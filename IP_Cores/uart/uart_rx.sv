==> flow/design.v <==
`timescale 1ns / 1ps
module uart_rx #(
    parameter  CLKS_PER_BIT = 10416
)(
    input logic clk,        
    input logic rst,        
    input logic rx_serial,  
    output logic [7:0] rx_byte,  
    output logic rx_done,         
    output logic spy_pin
);
    assign spy_pin = rx_serial;
    typedef enum logic [2:0]{
        IDLE,       
        START_BIT,  
        DATA_BITS,  
        STOP_BIT,   
        CLEANUP     
    } state_t; 
    state_t state_q;     
    state_t state_next;  
    logic [13:0] clock_count_q, clock_count_next;  
    logic [2:0]  bit_index_q, bit_index_next;      
    logic [7:0]  rx_data_q, rx_data_next;          
    logic rx_sync_1;  
    logic rx_sync_2;  
    always_ff @(posedge clk) begin  
        if (rst) begin  
            state_q        <= IDLE;
            clock_count_q  <= 0;
            bit_index_q    <= 0;
            rx_data_q      <= 0;
            rx_sync_1      <= 1;
            rx_sync_2      <= 1;  
        end
        else begin      
            state_q        <= state_next;
            clock_count_q  <= clock_count_next;
            bit_index_q    <= bit_index_next;  
            rx_data_q      <= rx_data_next; 
            rx_sync_1 <= rx_serial;  
            rx_sync_2 <= rx_sync_1;  
        end
    end
    always_comb begin
        state_next       = state_q; 
        clock_count_next = clock_count_q;
        bit_index_next   = bit_index_q;
        rx_data_next     = rx_data_q;
        rx_done          = 0;
        rx_byte          = rx_data_q;  
        case (state_q)
            IDLE: begin
                if (rx_sync_2 == 0) begin
                    state_next = START_BIT;  
                    clock_count_next = 0;    
                end
                else begin
                    state_next = IDLE;  
                end
            end
            START_BIT: begin
                if ( clock_count_q == (CLKS_PER_BIT/2)) begin
                    if (rx_sync_2 == 0 ) begin
                        clock_count_next = 0;  
                        state_next       = DATA_BITS;
                    end
                    else begin
                        state_next = IDLE;
                    end
                end 
                else begin 
                    clock_count_next = clock_count_q + 1;
                end
            end
            DATA_BITS: begin
                if (clock_count_q < CLKS_PER_BIT - 1) begin
                    clock_count_next = clock_count_q + 1;
                    state_next = DATA_BITS;  
                end
                else begin
                    clock_count_next = 0;
                    rx_data_next[bit_index_q] = rx_sync_2;
                    if ( bit_index_q < 7 ) begin
                        bit_index_next = bit_index_q + 1;  
                        state_next = DATA_BITS; 
                    end  
                    else begin
                        bit_index_next = 0; 
                        state_next = STOP_BIT;
                    end
                end
            end
            STOP_BIT: begin
                if (clock_count_q < CLKS_PER_BIT - 1) begin
                    clock_count_next = clock_count_q + 1;  
                    state_next = STOP_BIT;
                end
                else begin
                    state_next = CLEANUP;  
                end
            end
            CLEANUP: begin
                rx_done = 1;  
                state_next = IDLE;  
            end 
            default: state_next = IDLE;  
        endcase
    end
endmodule
Tool chain data of uart_rx
Tool output for the design above, in the order of the flow.
Lines are those of the file above, counted from 1.
Library cell names are shortened.
The mark -- stands for no value.

inputs
  design top = uart_rx
  clock port = clk
  library = sky130hd
  timing corner = tt_025C_1v80

Word level
Source: Yosys, flattened and elaborated, memories not mapped. Widths are those after wreduce. Registers that Yosys merges into a memory's read port (data or address) are not register bits. Print and check cells do not count. Equal cells are merged and count once.

operators by class
  reductions and logical operators = 4
  mux-type cells = 14
  magnitude comparators = 2
  bitwise operators = 4
  $add $sub $neg = 3
  shifts and indexed selects = 2
  eq/ne operators = 7

operator list
  operator                                              count
  case mux 14 bit (select 4 bit)                        1
  two-way mux 14 bit                                    4
  adder 14 x 1 -> 14 bit (second input constant)        1
  == test 14 x 13 -> 1 bit (second input constant)      1
  less-than comparator 14 bit (second input constant)   1
  case mux 3 bit (select 4 bit)                         1
  two-way mux 3 bit                                     3
  variable shift 1 x 4 -> 8 bit                         1
  variable shift 1 x 4 -> 8 bit (first input constant)  1
  AND 8 bit                                             1
  OR 8 bit                                              1
  NOT 8 bit                                             1
  == test 3 x 2 -> 1 bit (second input constant)        2
  inequality test 2 bit (second input constant)         2
  AND reduction 2 bit                                   2
  negator 3 -> 4 bit                                    1
  nonzero test 4 bit                                    1
  two-way mux 1 bit                                     4
  adder 3 x 1 -> 3 bit (second input constant)          1
  == test 3 x 1 -> 1 bit (second input constant)        1
  less-than comparator 3 bit (second input constant)    1
  == test 3 bit (second input constant)                 1
  zero test 3 bit                                       1
  two-way mux 2 bit                                     1
  NOT 1 bit                                             1

word-level totals
  input port bits = 3
  output and inout port bits = 10
  register bits after elaboration = 30

Longest topological paths
Longest topological path by Yosys (ltp), each cell counted once; first at word level (registers and memories cut), then after technology mapping (sequential cells cut; the memories' decode and read muxes count).

logic depth
  word-level depth = 5
  ABC_AREA = 0
  gate-level depth with buffers = 8
  gate-level depth less buffers = 7

Netlist
Source: synth_stat.txt of the flow (Yosys; design flattened, memories mapped). It holds for the ABC_AREA given above (unset counts as 0); a run with the other value may have another netlist.
The area totals of this step are shown rounded.

cells by type
  cell      count  area in all (µm²)
  dfxtp_1   32     640.614
  ha_1      7      87.584
  nand2_1   20     75.072
  nand3_1   11     55.053
  a21oi_1   9      45.043
  nor2_1    12     45.043
  or3_1     7      43.792
  a32o_1    4      40.038
  o21ai_0   8      40.038
  a22o_1    4      35.034
  a221o_1   3      30.029
  inv_1     8      30.029
  mux2i_1   3      30.029
  nor3_1    6      30.029
  o211ai_1  4      30.029
  o41ai_4   1      27.526
  and4_1    3      26.275
  a31oi_1   4      25.024

Other cell types: 35; their cells: 57.

mapped netlist
  sequential part of the area = 641 µm²
  cell count = 203
  mapped flip-flops = 32
  buffer cells = 11
  mapped area = 1,770 µm²

Worst setup path after synthesis
Source: OpenSTA report_checks on the synthesized netlist (no wires, ideal clock, input and output delay 20% of the period each), path of least setup slack; recovery checks are left aside. Register names are those of the netlist, which keeps one name where synthesis merged equal registers.

timing path post-synthesis
  path kind = register to register
  from = register clock_count_q[7]
  to = register clock_count_q[6]
  slack = 723 ps
  delay of the path = 2,197 ps
  buffers on the path = 2
  period = 2,920 ps
  stages on the path = 8
  required time = 2,798 ps
  arrival = 2,075 ps
  period reached after synthesis = 2,197 ps

"delay of the path" is the arrival time less input delay plus setup time.
"stages on the path": output pins that drive a net of the path, with the launching flip-flop's if there is one; two outputs of one cell count as two.
"period reached after synthesis" = period - worst setup slack (recovery checks aside). The figure is calculated, with input and output delays left at 20% of the set period.
Between the ends stands the longest chain of elaborated cells between them, by number of cells; it is not shown to be the way that was timed. Of several equally long chains one is given.
A line is the first line of the expression or statement that the cell stems from. Yosys adds cells for indexed reads and writes and turns some case tables into memories.

between the ends, post-synthesis
  path through = dfxtp_1 > buf_6 > or4b_4 > o41ai_4 > a31oi_2 > and2_4 > buf_6 > a221o_1
  cells in the longest elaborated chain = 3
  elaborated cells between the ends (all ways) = 8

RTL lines, path post-synthesis
  item                            RTL line  text
  from (decl)                     22        logic [13:0] clock_count_q, clock_count_next;
  from (assign)                   30        clock_count_q  <= 0;
  from (assign)                   38        clock_count_q  <= clock_count_next;
  less-than comparator 14 bit     95        if (clock_count_q < CLKS_PER_BIT - 1) begin
  two-way mux 14 bit              95
  case mux 14 bit (select 4 bit)  52        case (state_q)
  to (assign)                     30
  to (assign)                     38
  to (decl)                       22

Timing after layout
From the final timing report of stored run 1: the path of least setup slack in the routed layout; clock arrival at registers is part of the times.
The path's times are printed in steps of 10 ps; the period is the one set.

timing path post-layout
  path kind = register to register
  from = register clock_count_q[0]
  to = register clock_count_q[12]
  period = 3,470 ps
  required time = 3,660 ps
  slack = 870 ps
  arrival = 2,790 ps
  buffers on the path = 0
  stages on the path = 7

Between the ends stands the longest chain of elaborated cells between them, by number of cells; it is not shown to be the way that was timed. Of several equally long chains one is given.

between the ends, post-layout
  path through = dfxtp_1 > ha_1 > a31oi_1 > o2111ai_1 > a31oi_2 > nand2_1 > o221ai_1
  cells in the longest elaborated chain = 3
  elaborated cells between the ends (all ways) = 9

RTL lines, path post-layout
  item                            RTL line  text
  from (decl)                     22        logic [13:0] clock_count_q, clock_count_next;
  from (assign)                   30        clock_count_q  <= 0;
  from (assign)                   38        clock_count_q  <= clock_count_next;
  adder 14 x 1 -> 14 bit          96        clock_count_next = clock_count_q + 1;
  two-way mux 14 bit              95        if (clock_count_q < CLKS_PER_BIT - 1) begin
  case mux 14 bit (select 4 bit)  52        case (state_q)
  to (assign)                     30
  to (assign)                     38
  to (decl)                       22

uart_rx through Yosys and OpenROAD on sky130hd: 2 stored runs, unordered, with their settings and measured results. The constraints put input and output delay at 20% of the set period each and load the outputs with 0.01 pF.
"period reached" means the clock period less the worst setup slack. The figure is calculated, with input and output delays left at 20% of the set period.
"critical path time" is the time allowed to the run's worst setup path (the clock period less input and output delay, where it has them) less its slack. Clock arrival times count: a late capture clock shortens it, a late launch clock lengthens it.
"total power of the final layout" rests on the timing tool's default activity at the inputs, not on a simulated workload.
"critical path time" is known to 10 ps.
Results are given in rounded form.
Settings: -- = not set for that run.

name                                       stored run 1          stored run 2
period_ns                                  3.47                  3.79
CORE_UTILIZATION                           15                    18
SETUP_SLACK_MARGIN                         0.22                  0.51
CELL_PAD_IN_SITES_GLOBAL_PLACEMENT         2                     --
CELL_PAD_IN_SITES_DETAIL_PLACEMENT         0                     --
TNS_END_PERCENT                            50                    35
CAP_MARGIN                                 20                    5
CORE_MARGIN                                2                     8
SLEW_MARGIN                                20                    20
PLACE_DENSITY_LB_ADDON                     --                    0.23
ABC_AREA                                   --                    1
MIN_ROUTING_LAYER                          --                    met2
final utilization (%)                      19.1                  21.8
worst hold slack in the final report (ps)  414                   408
critical path time (ps)                    2,600                 1,000
critical path kind                         register to register  input to output
mapped cell area after synthesis (µm²)     1,770                 2,100
total power of the final layout (uW)       855                   859
die area (µm²)                             12,700                15,400
worst setup slack after layout (ps)        868                   1,270
standard-cell area after layout (µm²)      2,180                 2,490
post-route setup TNS (ps)                  0                     0
period reached (ps)                        2,602                 2,516
